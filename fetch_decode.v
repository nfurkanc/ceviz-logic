==> flow/design.v <==
module fetch (
    input               clk_i,
    input               rst_i,
    output reg [31:0]   pc_o,
);
    always @(posedge clk_i, posedge rst_i) begin
        if (rst_i) begin
            pc_o <= 32'h00000000;
        end
        else begin
            pc_o <= pc_o + 4;
        end
    end
endmodule
module fd_regs (
    input               clk_i,
    input               rst_i,
    input [31:0]        inst_f_i,
    output reg[31:0]    inst_d_o,
);
always @(posedge clk_i, posedge rst_i) begin
    if (rst_i) begin
        inst_d_o <= 32'b0;
    end
    else begin
        inst_d_o <= inst_f_i;
    end
end
endmodule
module decode (
    input               clk_i,
    input               regfile_wen_i,
    input [2:0]         imm_ext_sel_i,
    input [31:0]        inst_i,
    input [31:0]        result_i,
    output [31:0]       reg_a_o,
    output  [31:0]      reg_b_o,
    output reg [31:0]   imm_ext_o,
);
reg[31:0] regfile [31:0];
wire [4:0] reg_a_addr = inst_i[19:15];
wire [4:0] reg_b_addr = inst_i[24:20];
wire [4:0] target_reg_addr = inst_i[11:7];
assign reg_a_o = (reg_a_addr == 5'b0) ? 32'b0 : regfile[reg_a_addr];
assign reg_b_o = (reg_b_addr == 5'b0) ? 32'b0 : regfile[reg_b_addr];
always @(posedge clk_i) begin
    if(regfile_wen_i) begin
        regfile[target_reg_addr] <= result_i;
    end
end
always @(*) begin
    case (imm_ext_sel_i)
        3'b0000 : imm_ext_o = {{20{inst_i[31]}}, inst_i[31:20]}; 
        default : imm_ext_o = 32'b0;
    endcase
end
endmodule
module writeback (
    input [31:0]    alu_out_i,
    output [31:0]   result_o,
);
assign result_o = alu_out_i;
endmodule
# Step by step through the tools: decode
# Tool output for the design above, in the order of the flow.
# Lines are those of the file above, counted from 1.
# Cell names lack the library's common part.
# The mark n/a stands for no value.
[inputs]
design = "decode"
clk_port = "clk_i"
library = "sky130hd"
corner = "tt_025C_1v80"

# Elaborated design
# Source: Yosys, flattened and elaborated, memories not mapped. Widths are those after wreduce; folded enables and synchronous resets count as part of the registers. Registers that Yosys merges into a memory's read port (data or address) are not register bits. Print and check cells do not count. Equal cells are merged and count once.
# Yosys's memory passes give these memory sizes; they may raise the number of words (mostly to a power of two), join words into wider ones and drop unused or constant bits.
[word_totals]
regBits = 0
mem_bits_rw = 1024
memories = 1
in_bits = 69
out_inout_bits = 96
word_cells = 10
[mem_list]
columns = ["memory", "words", "width", "rd", "write_ports", "line", "rtl"]
rows = [
  ["regfile", 32, 32, 2, 1, 40, "reg[31:0] regfile [31:0];"],
]
[op_classes]
muxes = 6
n_reduce_logical = 3
[ops]
columns = ["cell", "count"]
rows = [
  ["2-to-1 mux 32 bit", 4],
  ["logical NOT 5 bit", 2],
  ["2-to-1 mux 5 bit", 1],
  ["logical NOT 3 bit", 1],
  ["2-to-1 mux 1 bit", 1],
]

# Depth
# Yosys ltp: most cells in a row. Word level: on the elaborated netlist, between registers, memories and ports. Mapped: between sequential cells and ports; inverters and the memories' decode and read muxes count.
[depth]
ltp_word = 2
ABC_AREA = 1
depth_mapped = 13
depth_no_buf = 9

# Mapped cells and area
# Source: synth_stat.txt of the flow (Yosys; design flattened, memories mapped). It holds for the ABC_AREA given above (unset counts as 0); a run with the other value may have another netlist.
[types]
columns = ["cell", "count", "area_total_um2"]
rows = [
  ["edfxtp_1", 1024, 3.07E+04],
  ["nand2_1", 2368, 8.89E+03],
  ["nand3_1", 1315, 6.58E+03],
  ["buf_2", 228, 1.14E+03],
  ["o21ai_0", 227, 1136.09],
  ["nor2_1", 295, 1.11E+03],
  ["inv_1", 258, 968.429],
  ["a21oi_1", 121, 605.581],
  ["buf_4", 59, 442.925],
  ["clkbuf_1", 107, 401.635],
  ["buf_1", 54, 202.694],
  ["o22ai_1", 23, 143.888],
  ["buf_6", 12, 135.13],
  ["o21ai_1", 7, 35.034],
  ["inv_2", 6, 22.522],
  ["o211ai_1", 2, 15.014],
  ["nand4_1", 1, 6.256],
  ["or3_1", 1, 6.256],
]
# Not listed: further types 2, cells in them 2.
[synth_totals]
stdcells = 6110
yosys_area_um2 = 52597.9
seqArea_um2 = 30749.5
flip_flops = 1024

# Worst setup path after synthesis
# Source: OpenSTA report_checks on the synthesized netlist (no wires, ideal clock, input and output delay 20% of the period each), path of least setup slack; recovery checks are left aside. Register names are those of the netlist, which keeps one name where synthesis merged equal registers.
[synth_timing]
path_type = "input-to-output"
startpoint = "input port imm_ext_sel_i[2]"
endpoint = "output port imm_ext_o[12]"
period_ns = 4.67
input_delay_ns = 0.934
out_delay_ns = 0.934
launch_ns = 0.934
t_arrival_ns = 2.580
path_slack_ns = 1.156
delay_ns = 1.646
driving_pins = 4
path_buffers = 2
period_less_setup_slack_ns = 3.514
# "delay_ns" is the arrival time less input delay plus setup time.
# At an output port there is no setup time.
# "driving_pins" counts driving pins, that of a launching flip-flop among them; a cell with two outputs on the path counts twice.
# "period_less_setup_slack_ns" = period - worst setup slack (recovery checks aside). The figure is calculated, with input and output delays left at 20% of the set period.
# The rows between start and end are the longest chain of elaborated cells between them; the timing report does not say that the signal goes this way. Where chains are equally long, one stands for them.
# A line is the first line of the expression or statement that the cell stems from. Yosys adds cells for indexed reads and writes and turns some case tables into memories.
[synth_between]
cell_sequence = "or3_1 clkbuf_1 nor2_1 buf_4"
elab_chain_cells = 2
cone_cells = 2
cone_lines = 1
classes_between = "1 x mux; 1 x reduce/logical"
[synth_rtl]
columns = ["element", "line", "rtl"]
rows = [
  ["from (decl)", 33, "input [2:0]         imm_ext_sel_i,"],
  ["logical NOT 3 bit", 52, "case (imm_ext_sel_i)"],
  ["2-to-1 mux 32 bit", 52, ""],
  ["to (decl)", 38, "output reg [31:0]   imm_ext_o,"],
]
# Nets of the timed path that keep an RTL name, with a line that drives or declares them; the list need not be complete.
[synth_nets]
columns = ["net", "line"]
rows = [
  ["imm_ext_o[11]", 52],
]

# Timing after layout
# Path of least setup slack in the final report of run 1 (OpenROAD, finished layout, wires in). Where an end is a register, its clock arrival counts in the times.
[layout_timing]
path_type = "input-to-output"
startpoint = "input port inst_i[15]"
endpoint = "output port reg_a_o[28]"
period_ns = 5.84
input_delay_ns = 1.17
out_delay_ns = 1.17
launch_ns = 1.17
t_arrival_ns = 4.04
path_slack_ns = 0.63
driving_pins = 13
path_buffers = 4
# The rows between start and end are the longest chain of elaborated cells between them; the timing report does not say that the signal goes this way. Where chains are equally long, one stands for them.
# The chain passes a memory read, where the word-level depth is cut; so it can be longer than that depth.
[layout_between]
cell_sequence = "buf_8 inv_8 buf_4 buf_4 nand2_1 nand3_1 nand3_1 nand2_1 nand2_1 nand3_1 nand2_1 nor2_1 clkdlybuf4s50_1"
elab_chain_cells = 2
cone_cells = 3
cone_lines = 2
classes_between = "1 x mux; 1 x reduce/logical; 1 x memory"
[layout_rtl]
columns = ["element", "line", "rtl"]
rows = [
  ["from (decl)", 34, "input [31:0]        inst_i,"],
  ["memory read (32 x 32 bit)", 40, "reg[31:0] regfile [31:0];"],
  ["2-to-1 mux 32 bit", 44, "assign reg_a_o = (reg_a_addr == 5'b0) ? 32'b0 : regfile[reg_a_addr];"],
  ["to (decl)", 36, "output [31:0]       reg_a_o,"],
]

# Below are 2 stored runs of the flow (Yosys, OpenROAD; platform sky130hd) on decode, each with its settings and what was measured, unordered. Constraints: input delay and output delay 20% of the set period each, output load 0.01 pF.
# "timing.worst_path_ns" = time allowed to the worst setup path (clock period - input delay - output delay, where it has them) - its slack; a late launch clock adds to it, a late capture clock takes from it.

[[run]]
name = "run 1"
[run.settings]
period_ns = 5.84
CORE_UTILIZATION = 19
PLACE_DENSITY_LB_ADDON = 0.13
CELL_PAD_IN_SITES_DETAIL_PLACEMENT = 1
TNS_END_PERCENT = 70
ABC_AREA = 1
GPL_ROUTABILITY_DRIVEN = 0
CTS_CLUSTER_SIZE = 13
CAP_MARGIN = 20
CORE_MARGIN = 2
SLEW_MARGIN = 20
[run.results]
synthesis_area_um2 = 52597.9
design_die_area_um2 = 281054.0
util_pct = 22.9
final_setup_ws_ns = 0.629
tns_ns = 0.000
timing.hold.ws_ns = 0.910
timing.worst_path_ns = 2.87
critical_path_type = "input-to-output"

[[run]]
name = "run 2"
[run.settings]
period_ns = 2.8
CORE_UTILIZATION = 30
PLACE_DENSITY_LB_ADDON = 0.23
CORE_ASPECT_RATIO = 0.81
ABC_AREA = 0
GPL_TIMING_DRIVEN = 0
CAP_MARGIN = 0
SLEW_MARGIN = 25
CORE_MARGIN = 2
[run.results]
synthesis_area_um2 = 47983.5
design_die_area_um2 = 163180.0
util_pct = 40.0
final_setup_ws_ns = -0.411
tns_ns = -18.975
timing.hold.ws_ns = 0.370
timing.worst_path_ns = 2.09
critical_path_type = "input-to-output"
